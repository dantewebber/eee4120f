==> flow/design.v <==
`timescale 1ns / 1ps
module ADC (
    input wire req,       
    input wire rst,       
    output reg rdy,       
    output reg [7:0] dat  
);
  reg [0:7] adc_data [0:40];
  initial
    begin 
      adc_data[ 0] = 8'hD4;  
      adc_data[ 1] = 8'hD4;  
      adc_data[ 2] = 8'hD3;  
      adc_data[ 3] = 8'hD2;  
      adc_data[ 4] = 8'h88;  
      adc_data[ 5] = 8'hD4;  
      adc_data[ 6] = 8'hD4;  
      adc_data[ 7] = 8'hD4;  
      adc_data[ 8] = 8'hD4;  
      adc_data[ 9] = 8'hD4;  
      adc_data[10] = 8'hD4;  
      adc_data[11] = 8'hD4;  
      adc_data[12] = 8'hD4;  
      adc_data[13] = 8'hD4;  
      adc_data[14] = 8'hD4;  
      adc_data[15] = 8'hD4;  
      adc_data[16] = 8'hD4;  
      adc_data[17] = 8'hD4;  
      adc_data[18] = 8'hD4;  
      adc_data[19] = 8'hD4;  
      adc_data[20] = 8'hD4;  
      adc_data[21] = 8'hD4;  
      adc_data[22] = 8'hD4;  
      adc_data[23] = 8'hD4;  
      adc_data[24] = 8'hD5;  
      adc_data[25] = 8'hD3;  
      adc_data[26] = 8'hD3;  
      adc_data[27] = 8'hD3;  
      adc_data[28] = 8'hD3;  
      adc_data[29] = 8'hD3;  
      adc_data[30] = 8'hD3;  
      adc_data[31] = 8'hD6;  
      adc_data[32] = 8'hD3;  
      adc_data[33] = 8'hD3;  
      adc_data[34] = 8'hD3;  
      adc_data[35] = 8'hD3;  
      adc_data[36] = 8'hD3;  
      adc_data[37] = 8'hD3;  
      adc_data[38] = 8'hD3;  
      adc_data[39] = 8'hD3;  
      adc_data[40] = 8'hD3;  
    end
  reg [7:0] idx = 0;  
always @(posedge req or posedge rst) begin
    if (rst) begin
        rdy <= 0;
        dat <= 8'b00000000;  
        idx <= 0;  
    end else if (req) begin
        dat <= adc_data[idx % 41];  
        idx <= idx + 1;
        rdy <= 1;
    end else begin
        rdy <= 0;
    end
end
endmodule
---- Step by step through the tools: ADC ----
The steps from the RTL of ADC to its reports follow in flow order.
Line numbers count from 1 in the design file above.
Operators: Yosys type, input widths -> output width; for muxes data width and select width s.
Cell names lack the library's common part.
Not given: --
set-up
  top ..................................... ADC
  clock input ............................. req
  library ................................. sky130hd
  timing corner ........................... tt_025C_1v80

---- Word-level counts ----
Source: Yosys, flattened and elaborated, memories not mapped. Widths are those after wreduce; folded enables and synchronous resets count as part of the registers. Registers that Yosys merges into a memory's read port (data or address) are not register bits. Print and check cells do not count. Equal cells are merged and count once.
Memory sizes are those after Yosys's memory passes, which may raise the word count (mostly to a power of two), join words into wider ones and drop unused or constant bits.
word-level totals
  bits in registers ....................... 17
  bits in read-only memories .............. 246
  word width x clocked read ports ......... 6
  memory cells ............................ 1
  bits of input ports ..................... 2
  output and inout port bits .............. 9
  elaborated cells ........................ 6
operators by class
  add/subtract/negate cells ............... 1
  div/mod/pow operators ................... 1
memory list
  memory    words  width  rd ports  write ports  line  text
  adc_data  41     6      1         0            8     reg [0:7] adc_data [0:40];
operator list
  cell                  number
  $mod 8x6->32 const B  1
  $add 8x1->8 const B   1

---- Depth ----
Longest topological path by Yosys (ltp), each cell counted once; first at word level (registers and memories cut), then after technology mapping (sequential cells cut; the memories' decode and read muxes count).
depth
  word-level depth ........................ 1
  ABC_AREA ................................ 0
  mapped depth ............................ 21
  gate-level depth less buffers ........... 19

---- After synthesis ----
Yosys stat after the flow's synthesis: flattened, memories mapped to cells. It holds for the ABC_AREA given above (unset counts as 0); a run with the other value may have another netlist.
mapped netlist
  mapped cells ............................ 189
  mapped area ............................. 1570.3 µm²
  flip-flops .............................. 14
cell types
  cell type  number  area in all (µm²)
  dfrtp_1    14      350.336
  ha_1       11      137.632
  o21ai_0    12      60.058
  nand2_1    15      56.304
  xnor2_1    6       52.55
  o211ai_1   6       45.043
  nor4b_1    5       43.792
  or3_1      7       43.792
  nor2_1     11      41.29
  a21oi_1    8       40.038
  inv_1      10      37.536
  xor2_1     4       35.034
  and2_1     5       31.28
  nand4_1    5       31.28
  a211oi_1   4       30.029
  mux2i_1    3       30.029
  a2111oi_4  1       27.526
  a211o_1    3       26.275
Not listed: further types 41, cells in them 59.

---- Timing after synthesis ----
Source: OpenSTA report_checks on the synthesized netlist (no wires, ideal clock, input and output delay 20% of the period each), path of least setup slack; recovery checks are left aside. Register names are those of the netlist, which keeps one name where synthesis merged equal registers.
timing after synthesis
  kind .................................... register to register
  start point ............................. reg idx[3]
  end point ............................... reg dat[2]
  clock period ............................ 5.49 ns
  library setup time ...................... 0.141 ns
  launch time at the first pin ............ 0.000 ns
  data arrival time ....................... 5.024 ns
  path slack .............................. 0.325 ns
  delay of the path ....................... 5.165 ns
  driving pins on the path ................ 22
  synthesis period reached ................ 5.165 ns
"delay of the path" = arrival - input delay + setup time.
"driving pins on the path" counts driving pins, that of a launching flip-flop among them; a cell with two outputs on the path counts twice.
"synthesis period reached" = period - worst setup slack (recovery checks aside). The figure is calculated, with input and output delays left at 20% of the set period.
The rows between start and end are the longest chain of elaborated cells between them; the timing report does not say that the signal goes this way. Where chains are equally long, one stands for them.
Each line given opens the expression or statement behind the cell; cells for indexed reads and writes are added by Yosys, which also makes memories of some case tables.
on the way, after synthesis
  cell sequence ........................... dfrtp_1 buf_1 inv_1 ha_1 or4_1 buf_2 nand2_1 xnor2_1 ha_1 a2111oi_4 o32a_2 o211ai_4 nor2_4 xnor2_1 ha_1 nand2_1 or3_1 and2_4 or3_1 a211o_1 a32oi_1 a2111oi_1
  length of the longest elaborated chain .. 1
ends and longest elaborated chain, after synthesis
  item             line  text
  start, declared  53    reg [7:0] idx = 0;
  start, assigned  58    idx <= 0;
  start, assigned  61    idx <= idx + 1;
  $mod 8x6->32     60    dat <= adc_data[idx % 41];
  end, declared    6     output reg [7:0] dat

---- Timing after layout ----
Path of least setup slack in the final report of record 2 (OpenROAD, finished layout, wires in). Where an end is a register, its clock arrival counts in the times.
timing after layout
  kind .................................... register to register
  start point ............................. reg idx[3]
  end point ............................... reg dat[1]
  clock period ............................ 7.05 ns
  library setup time ...................... 0.13 ns
  launch time at the first pin ............ 0.24 ns
  data arrival time ....................... 5.60 ns
  path slack .............................. 1.56 ns
  driving pins on the path ................ 20
The rows between start and end are the longest chain of elaborated cells between them; the timing report does not say that the signal goes this way. Where chains are equally long, one stands for them.
on the way, after layout
  cell sequence ........................... dfrtp_2 inv_1 ha_1 or4_1 nand2_1 xnor2_1 ha_1 a2111oi_4 o32a_2 o211ai_4 nor2_4 xnor2_2 ha_1 nand2_1 or3_1 a21oi_1 o21ai_0 a211oi_1 a211oi_1 or3_1
  length of the longest elaborated chain .. 1
ends and longest elaborated chain, after layout
  item             line  text
  start, declared  53    reg [7:0] idx = 0;
  start, assigned  58    idx <= 0;
  start, assigned  61    idx <= idx + 1;
  $mod 8x6->32     60    dat <= adc_data[idx % 41];
  end, declared    6     output reg [7:0] dat

Hand-over note for ADC

2 stored runs of ADC in the flow (synthesis by Yosys, layout by OpenROAD, sky130hd cells), in arbitrary order. Constraints: input delay and output delay 20% of the set period each, output load 0.01 pF.
"clock period reached" means the clock period less the worst setup slack. The figure is calculated, with input and output delays left at 20% of the set period.
By "time used up by the worst setup path" is meant the share of the clock period that the worst setup path is allowed (20% is reserved at inputs, 20% at outputs), minus its slack. Clock arrival times at its registers enter into it.
"total power after layout": no workload was simulated; the value follows from the tool's default switching activity.

---- record 1 ----
settings
  period_ns = 3.74
  CORE_UTILIZATION = 64
  PLACE_DENSITY_LB_ADDON = 0.02
  HOLD_SLACK_MARGIN = -0.02
  CORE_ASPECT_RATIO = 0.9
  CORE_MARGIN = 3
  CELL_PAD_IN_SITES_GLOBAL_PLACEMENT = 3
  CELL_PAD_IN_SITES_DETAIL_PLACEMENT = 0
  TNS_END_PERCENT = 50
  GPL_TIMING_DRIVEN = 0
  SLEW_MARGIN = 25
  MIN_ROUTING_LAYER = met2
  MAX_ROUTING_LAYER = met5
  CAP_MARGIN = 20
results
  no final report: placement broke off with FLW-0024

---- record 2 ----
settings
  period_ns = 7.05
  CORE_UTILIZATION = 26
  SETUP_SLACK_MARGIN = 1.13
  PLACE_DENSITY = 0.8
  CELL_PAD_IN_SITES_GLOBAL_PLACEMENT = 0
  MAX_ROUTING_LAYER = met4
  CAP_MARGIN = 20
  CORE_MARGIN = 2
  SLEW_MARGIN = 20
results
  mapped cell area after synthesis ........ 1570.3 µm²
  die area ................................ 6677.3 µm²
  std-cell area (final layout) ............ 1752.9 µm²
  setup slack of the worst path ........... 1.565 ns
  worst hold slack in the final report .... 0.676 ns
  total power after layout ................ 148.7 µW
  clock period reached .................... 5.485 ns
  time used up by the worst setup path .... 5.49 ns
  kind of the worst setup path ............ register to register

End of note.
